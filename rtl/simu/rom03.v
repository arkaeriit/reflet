==> flow/design.v <==
module rom03(input clk, input enable, input [15-1:0] addr, output [16-1:0] data);
    reg [16-1:0] data_reg;
    always @ (posedge clk)
        case(addr)
            15'h0 : data_reg <= 16'h5341;
            15'h1 : data_reg <= 16'h4D52;
            15'h2 : data_reg <= 16'h1C28;
            15'h3 : data_reg <= 16'h8C22;
            15'h4 : data_reg <= 16'h1C1D;
            15'h5 : data_reg <= 16'h1B0D;
            15'h6 : data_reg <= 16'h280C;
            15'h7 : data_reg <= 16'h221C;
            15'h8 : data_reg <= 16'h1D8C;
            15'h9 : data_reg <= 16'h221D;
            15'hA : data_reg <= 16'h001C;
            15'hB : data_reg <= 16'h3C22;
            15'hC : data_reg <= 16'h1E3E;
            15'hD : data_reg <= 16'h002B;
            15'hE : data_reg <= 16'h3C23;
            15'hF : data_reg <= 16'h3EE5;
            15'h10 : data_reg <= 16'h1CD0;
            15'h11 : data_reg <= 16'h1D0B;
            15'h12 : data_reg <= 16'h1E0C;
            15'h13 : data_reg <= 16'h0000;
            15'h14 : data_reg <= 16'hE900;
            15'h15 : data_reg <= 16'hE9E9;
            15'h16 : data_reg <= 16'h00E9;
            15'h17 : data_reg <= 16'h00E8;
            default : data_reg <= 0;
        endcase
    assign data = ( enable ? data_reg : 0 );
endmodule
# Tool chain data of rom03
# Tool output for the design above, in the order of the flow.
# Lines are those of the file above, counted from 1.
# Operators carry their Yosys type and port widths (W data, S select, Z words).
# Cell names lack the library's common part.
# Not given: -
# design
top_module	rom03
clock	clk
lib	sky130hd
lib_corner	tt_025C_1v80

# After elaboration
# Counts by Yosys on the flattened word-level netlist (proc, flatten, opt, wreduce; memories kept). Register bits leave out memories and registers merged into their read ports (data or address); mux counts leave out enables and synchronous resets folded into registers. Print and check cells are left out. Cells with the same type and inputs are merged into one.
# Yosys's memory passes give these memory sizes; they may raise the number of words (mostly to a power of two), join words into wider ones and drop unused or constant bits.
# bits
reg_bits	0
mem_bits_ro	512
clocked_rd_ports_x_width	16
n_memories	1
output_inout_bits	16
word_cells	4
# mem_list
name	words	word_bits	rd	wr	line_no	rtl
(name not given)	32	16	1	0	4	case(addr)
# op_classes
muxes	1
reduce_logical	2
# op_table
op	n
$mux W16	1
$logic_not A10 Y1	1
$logic_not A1 Y1	1

# Logic depth
# Longest topological path by Yosys (ltp), each cell counted once; first at word level (registers and memories cut), then after technology mapping (sequential cells cut; the memories' decode and read muxes count).
# depth
word_depth	2
ABC_AREA	0
depth_mapped	7
mapped_depth_nobuf	6

# Netlist
# The flow's flattened synthesis, as Yosys stat reports it; memories are mapped. The netlist is that of the ABC_AREA named above (0 if unset); the other value can give another one.
# types
cell	n	area_total_um2
dfxtp_1	16	320.307
and2_1	16	100.096
ha_1	7	87.584
a21oi_1	13	65.062
nor2_1	13	48.797
nor2b_1	7	43.792
mux2i_1	4	40.038
o21ai_0	8	40.038
a22oi_1	5	37.536
nand2_1	10	37.536
buf_2	6	30.029
nand3_1	4	20.019
nand2b_1	3	18.768
nor4_1	3	18.768
a211oi_1	2	15.014
inv_1	4	15.014
a31oi_1	2	12.512
buf_6	1	11.261
# Other cell types: 20; their cells: 22.
# mapped
cells	146
mapped_area_um2	1126.1
ff_cells	16

# Path before layout
# OpenSTA on the mapped netlist: ideal clock, no wires. The path of least setup slack (recovery checks aside). Input and output delay are each 20% of the period. Register names are those of the netlist, which keeps one name where synthesis merged equal registers.
# synth_path
path_kind	input to register
start	input port addr[1]
end	register data_reg[3]
clock_period_ns	2.48
in_delay_ns	0.496
launch_ns	0.496
arrival_ns	1.655
required_ns	2.355
path_slack_ns	0.700
path_delay_ns	1.284
driving_pins	6
n_path_buf	1
synth_period_reached_ns	1.78
# "path_delay_ns" is the arrival time less input delay plus setup time.
# "driving_pins" counts driving pins, that of a launching flip-flop among them; a cell with two outputs on the path counts twice.
# "synth_period_reached_ns" is the clock period less the worst setup slack; recovery checks do not enter. This is arithmetic on one report: input and output delays are still those of the set period (20% each).
# A register here has more assigning lines than the two given.
# synth_between
cell_sequence	clkbuf_1 -> inv_1 -> ha_1 -> mux2_2 -> o21ai_1 -> a21oi_1
# synth_lines
element	line_no	rtl
start, declared	1	module rom03(input clk, input enable, input [15-1:0] addr, output [16-1:0] data);
end, assigned	5	15'h0 : data_reg <= 16'h5341;
end, assigned	6	15'h1 : data_reg <= 16'h4D52;
end, declared	2	reg [16-1:0] data_reg;
# Chain of elaborated cells between the ends: none given.

# Path in the finished layout
# Path of least setup slack in the final report of flow run 2 (OpenROAD, finished layout, wires in). Where an end is a register, its clock arrival counts in the times.
# layout_path
path_kind	input to output
start	input port enable
end	output port data[0]
clock_period_ns	2.23
in_delay_ns	0.45
launch_ns	0.45
arrival_ns	1.74
required_ns	1.78
path_slack_ns	0.04
driving_pins	4
n_path_buf	3
# Between the ends stands the longest chain of elaborated cells between them, by number of cells; it is not shown to be the way that was timed. Of several equally long chains one is given.
# Each line given opens the expression or statement behind the cell; cells for indexed reads and writes are added by Yosys, which also makes memories of some case tables.
# layout_between
cell_sequence	clkdlybuf4s50_1 -> buf_12 -> and2_1 -> clkdlybuf4s50_1
elab_chain_len	1
# layout_lines
element	line_no	rtl
start, declared	1	module rom03(input clk, input enable, input [15-1:0] addr, output [16-1:0] data);
$mux W16	31	assign data = ( enable ? data_reg : 0 );
end, declared	1

# Below are 2 stored runs of the flow (Yosys, OpenROAD; platform sky130hd) on rom03, each with its settings and what was measured, unordered. Constraints: input delay and output delay 20% of the set period each, output load 0.01 pF.
# "achievedPeriod_ns" is the run's clock period less its worst setup slack. It is reckoned from that one timing run; input and output delays stay at 20% of the period that was set.
# "worst_path_ns" is the time allowed to the run's worst setup path (the clock period less input and output delay, where it has them) less its slack. Clock arrival times count: a late capture clock shortens it, a late launch clock lengthens it.
# By "power_uw" is meant OpenSTA's value without simulated activity: inputs other than the clock are taken to toggle once in ten clock periods, and the tool carries that through the logic.
# Settings: . = not set for that run.
# Results: . = not shown.
setting or result,flow run 1,flow run 2
period_ns,2.23,2.23
CORE_UTILIZATION,69,22
SETUP_SLACK_MARGIN,-0.18,.
PLACE_DENSITY,0.49,0.49
CORE_ASPECT_RATIO,0.79,.
CELL_PAD_IN_SITES_GLOBAL_PLACEMENT,0,2
CELL_PAD_IN_SITES_DETAIL_PLACEMENT,2,.
CAP_MARGIN,35,30
SLEW_MARGIN,5,40
MAX_ROUTING_LAYER,met4,.
CORE_MARGIN,2,2
GPL_TIMING_DRIVEN,.,1
GPL_ROUTABILITY_DRIVEN,.,1
MIN_ROUTING_LAYER,.,met1
synth_area_um2,.,1126.1
design_die_area_um2,.,5707.1
power_uw,.,663.1
timing.setup.ws_ns,.,0.040
worst_path_ns,.,1.30
worst_setup_path_type,.,input to output
achievedPeriod_ns,.,2.190
finalCellArea_um2,.,1670.3
layout_utilization_pct,.,33.3
fin_hold_ws_ns,.,1.028
fin_tns_ns,.,0.000
# Flow run 1: stopped before the end: placement reported GPL-0301
