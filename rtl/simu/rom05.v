==> flow/design.v <==
module rom05(input clk, input enable, input [30-1:0] addr, output [32-1:0] data);
    reg [32-1:0] data_reg;
    always @ (posedge clk)
        case(addr)
            30'h0 : data_reg <= 32'h4D525341;
            30'h1 : data_reg <= 32'h9C0D1C28;
            30'h2 : data_reg <= 32'h231D6D8C;
            30'h3 : data_reg <= 32'h1C1D5D8C;
            30'h4 : data_reg <= 32'h280C1B0D;
            30'h5 : data_reg <= 32'h8C9C0D1C;
            30'h6 : data_reg <= 32'h8C231D6D;
            30'h7 : data_reg <= 32'h241D1D5D;
            30'h8 : data_reg <= 32'h0000001C;
            30'h9 : data_reg <= 32'h1E3E3C22;
            30'hA : data_reg <= 32'h00001000;
            30'hB : data_reg <= 32'h3EE53C23;
            30'hC : data_reg <= 32'h1D0B1CD0;
            30'hD : data_reg <= 32'h0D1C110C;
            30'hE : data_reg <= 32'h1C280C1B;
            30'hF : data_reg <= 32'h6D8C9C0D;
            30'h10 : data_reg <= 32'h5D8C231D;
            30'h11 : data_reg <= 32'h1C241D1D;
            30'h12 : data_reg <= 32'h1E3E3C22;
            30'h13 : data_reg <= 32'hABCDEF00;
            30'h14 : data_reg <= 32'h3EE53C23;
            30'h15 : data_reg <= 32'h1D0B1CD0;
            30'h16 : data_reg <= 32'h0D1C120C;
            30'h17 : data_reg <= 32'h1C280C1B;
            30'h18 : data_reg <= 32'h6D8C9C0D;
            30'h19 : data_reg <= 32'h5D8C231D;
            30'h1A : data_reg <= 32'h1C241D1D;
            30'h1B : data_reg <= 32'h1E3E3C22;
            30'h1C : data_reg <= 32'h01020304;
            30'h1D : data_reg <= 32'h3EE53C23;
            30'h1E : data_reg <= 32'h1D0B1CD0;
            30'h1F : data_reg <= 32'h0D1C130C;
            30'h20 : data_reg <= 32'h1C280C1B;
            30'h21 : data_reg <= 32'h6D8C9C0D;
            30'h22 : data_reg <= 32'h5D8C231D;
            30'h23 : data_reg <= 32'h1C241D1D;
            30'h24 : data_reg <= 32'h1E3E3C22;
            30'h25 : data_reg <= 32'h0000012B;
            30'h26 : data_reg <= 32'h3EE53C23;
            30'h27 : data_reg <= 32'h1D0B1CD0;
            30'h28 : data_reg <= 32'h1C24EC0C;
            30'h29 : data_reg <= 32'h221C8C22;
            30'h2A : data_reg <= 32'hC1021D5C;
            30'h2B : data_reg <= 32'h03113124;
            30'h2C : data_reg <= 32'h113124C1;
            30'h2D : data_reg <= 32'h9C0D1C28;
            30'h2E : data_reg <= 32'h221D6D8C;
            30'h2F : data_reg <= 32'h021D5D8C;
            30'h30 : data_reg <= 32'h113122C1;
            30'h31 : data_reg <= 32'h3122C103;
            30'h32 : data_reg <= 32'h0D1C2811;
            30'h33 : data_reg <= 32'h1D6D8C9C;
            30'h34 : data_reg <= 32'h1D5D8C21;
            30'h35 : data_reg <= 32'h3121C12A;
            30'h36 : data_reg <= 32'h21C12B11;
            30'h37 : data_reg <= 32'hC12C1131;
            30'h38 : data_reg <= 32'h2D113121;
            30'h39 : data_reg <= 32'h113121C1;
            30'h3A : data_reg <= 32'h9C0D1C28;
            30'h3B : data_reg <= 32'h231D6D8C;
            30'h3C : data_reg <= 32'h1C1D5D8C;
            30'h3D : data_reg <= 32'h280C1B0D;
            30'h3E : data_reg <= 32'h8C9C0D1C;
            30'h3F : data_reg <= 32'h8C231D6D;
            30'h40 : data_reg <= 32'h241D1D5D;
            30'h41 : data_reg <= 32'h0000001C;
            30'h42 : data_reg <= 32'h1E3E3C22;
            30'h43 : data_reg <= 32'h00001000;
            30'h44 : data_reg <= 32'h3EE53C23;
            30'h45 : data_reg <= 32'h1D0B1CD0;
            30'h46 : data_reg <= 32'hE9D1110C;
            30'h47 : data_reg <= 32'hD1113124;
            30'h48 : data_reg <= 32'h113124E9;
            30'h49 : data_reg <= 32'h3124E9D1;
            30'h4A : data_reg <= 32'hE8E9D111;
            default : data_reg <= 0;
        endcase
    assign data = ( enable ? data_reg : 0 );
endmodule
* Tool chain data of rom05 *
Tool output for the design above, in the order of the flow.
Line numbers count from 1 in the design file above.
Library cell names are shortened.
A cell with n/a has no value.

inputs
  design top = rom05
  clock input = clk
  library = sky130hd
  timing corner = tt_025C_1v80

* Word level *
Source: Yosys, flattened and elaborated, memories not mapped. Widths are those after wreduce; folded enables and synchronous resets count as part of the registers. Registers that Yosys merges into a memory's read port (data or address) are not register bits. Print and check cells do not count. Equal cells are merged and count once.
Yosys's memory passes give these memory sizes; they may raise the number of words (mostly to a power of two), join words into wider ones and drop unused or constant bits.

cells by class
  muxes and demuxes = 1
  reduce/logical cells = 2

operators with widths
  cell                number
  32-bit two-way mux  1
  23-bit logical NOT  1
  1-bit logical NOT   1

storage and ports
  bits in read-only memories = 4,096
  flip-flop bits (word level) = 0
  word width x clocked read ports = 32
  memories = 1
  bits of input ports = 32

memory list
  memory           words  bits a word  rd ports  wr ports  RTL line  RTL
  (no name shown)  128    32           1         0         4         case(addr)

* Depth *
Depth = most cells in a row (Yosys ltp): at word level without a register or memory, in the mapped netlist without a sequential cell, where the memories' decode and read muxes count.

depth
  depth after elaboration = 2
  ABC_AREA = 0
  mapped depth = 10
  depth with buffers taken out = 7

* After synthesis *
Yosys stat after the flow's synthesis: flattened, memories mapped to cells. It holds for the ABC_AREA given above (unset counts as 0); a run with the other value may have another netlist.

cell types
  cell      number  area in all (µm²)
  dfxtp_1   32      640.614
  a21oi_1   60      300.288
  and2_1    39      243.984
  o21ai_0   46      230.221
  nand2_1   48      180.173
  ha_1      12      150.144
  mux4_2    6       135.13
  buf_2     24      120.115
  nand2b_1  18      112.608
  clkbuf_1  29      108.854
  nor2_1    29      108.854
  a311oi_1  12      105.101
  nor3_1    17      85.082
  nor2b_1   13      81.328
  o22ai_1   13      81.328
  o211ai_1  10      75.072
  a31oi_1   11      68.816
  a211oi_1  9       67.565

Other cell types: 53; their cells: 150.

mapped netlist
  cell area after synthesis = 0.0040814 mm²
  buffers = 67
  flip-flop cells = 32
  mapped cells = 578

* Worst setup path after synthesis *
Source: OpenSTA report_checks on the synthesized netlist (no wires, ideal clock, input and output delay 20% of the period each), path of least setup slack; recovery checks are left aside. Register names are those of the netlist, which keeps one name where synthesis merged equal registers.

timing post-synthesis
  path type = input to register
  start point = input port addr[1]
  end point = register data_reg[19]
  driving pins on the path = 9
  path delay = 1.979 ns
  buffers on the path = 2
  clock period = 2.29 ns
  setup slack = -0.146 ns
  arrival = 2.318 ns
  library setup time = 0.119 ns
  time at the first pin = 0.458 ns
  synthesis period reached = 2.436 ns

"path delay" = arrival - input delay + setup time.
"driving pins on the path" counts driving pins, that of a launching flip-flop among them; a cell with two outputs on the path counts twice.
"synthesis period reached" = period - worst setup slack (recovery checks aside). The figure is calculated, with input and output delays left at 20% of the set period.
At most two assigning lines are given for a register; there are more.

on the way, post-synthesis
  path through = clkbuf_1 > inv_1 > ha_1 > clkbuf_1 > nand2b_1 > o21ai_0 > mux4_2 > o21ai_0 > o2bb2ai_1

RTL lines, path post-synthesis
  item             RTL line  RTL
  start, declared  1         module rom05(input clk, input enable, input [30-1:0] addr, output [32-1:0] data);
  end, assigned    5         30'h0 : data_reg <= 32'h4D525341;
  end, assigned    6         30'h1 : data_reg <= 32'h9C0D1C28;
  end, declared    2         reg [32-1:0] data_reg;

Chain of elaborated cells between the ends: none given.

* Path in the finished layout *
Path of least setup slack in the final report of run B (OpenROAD, finished layout, wires in). Where an end is a register, its clock arrival counts in the times.

timing post-layout
  path type = input to register
  start point = input port addr[0]
  end point = register data_reg[12]
  library setup time = 0.12 ns
  setup slack = 0.17 ns
  time at the first pin = 0.46 ns
  clock period = 2.3 ns
  arrival = 2.29 ns
  driving pins on the path = 9
  buffers on the path = 3

At most two assigning lines are given for a register; there are more.

on the way, post-layout
  path through = dlygate4sd2_1 > inv_2 > buf_6 > ha_2 > mux2i_1 > buf_4 > mux4_2 > o211ai_1 > a21oi_1

RTL lines, path post-layout
  item             RTL line  RTL
  start, declared  1         module rom05(input clk, input enable, input [30-1:0] addr, output [32-1:0] data);
  end, assigned    5         30'h0 : data_reg <= 32'h4D525341;
  end, assigned    6         30'h1 : data_reg <= 32'h9C0D1C28;
  end, declared    2         reg [32-1:0] data_reg;

Chain of elaborated cells between the ends: none given.

Add stored flow runs of rom05

Top module rom05; platform sky130hd; tools Yosys and OpenROAD; 2 stored runs in no particular order. Input and output delays are each 20% of the period that was set; the output load is 0.01 pF.
"total power of the final layout": no workload was simulated; the value follows from the tool's default switching activity.
A setting shown as n/a is not set for that run.
A result given as n/a is not shown for that run.

name                                    run A  run B
period_ns                               4.9    2.3
CORE_UTILIZATION                        66     37
SETUP_SLACK_MARGIN                      0.9    0.14
PLACE_DENSITY                           0.55   n/a
CORE_ASPECT_RATIO                       1.42   1.54
CTS_CLUSTER_SIZE                        97     n/a
SLEW_MARGIN                             15     20
MIN_ROUTING_LAYER                       met2   n/a
CAP_MARGIN                              20     20
CORE_MARGIN                             2      3
PLACE_DENSITY_LB_ADDON                  n/a    0.23
CELL_PAD_IN_SITES_GLOBAL_PLACEMENT      n/a    2
TNS_END_PERCENT                         n/a    5
GPL_ROUTABILITY_DRIVEN                  n/a    1
MAX_ROUTING_LAYER                       n/a    met4
total die area (mm²)                    n/a    0.0123567
worst-case hold slack (ns)              n/a    0.744
standard-cell area after routing (mm²)  n/a    0.0063699
post-synthesis cell area (mm²)          n/a    0.0040814
setup slack of the worst path (ns)      n/a    0.167
total power of the final layout (uW)    n/a    2,352
setup total negative slack (ns)         n/a    0.000

Run A: incomplete, routing halted on GRT-0116
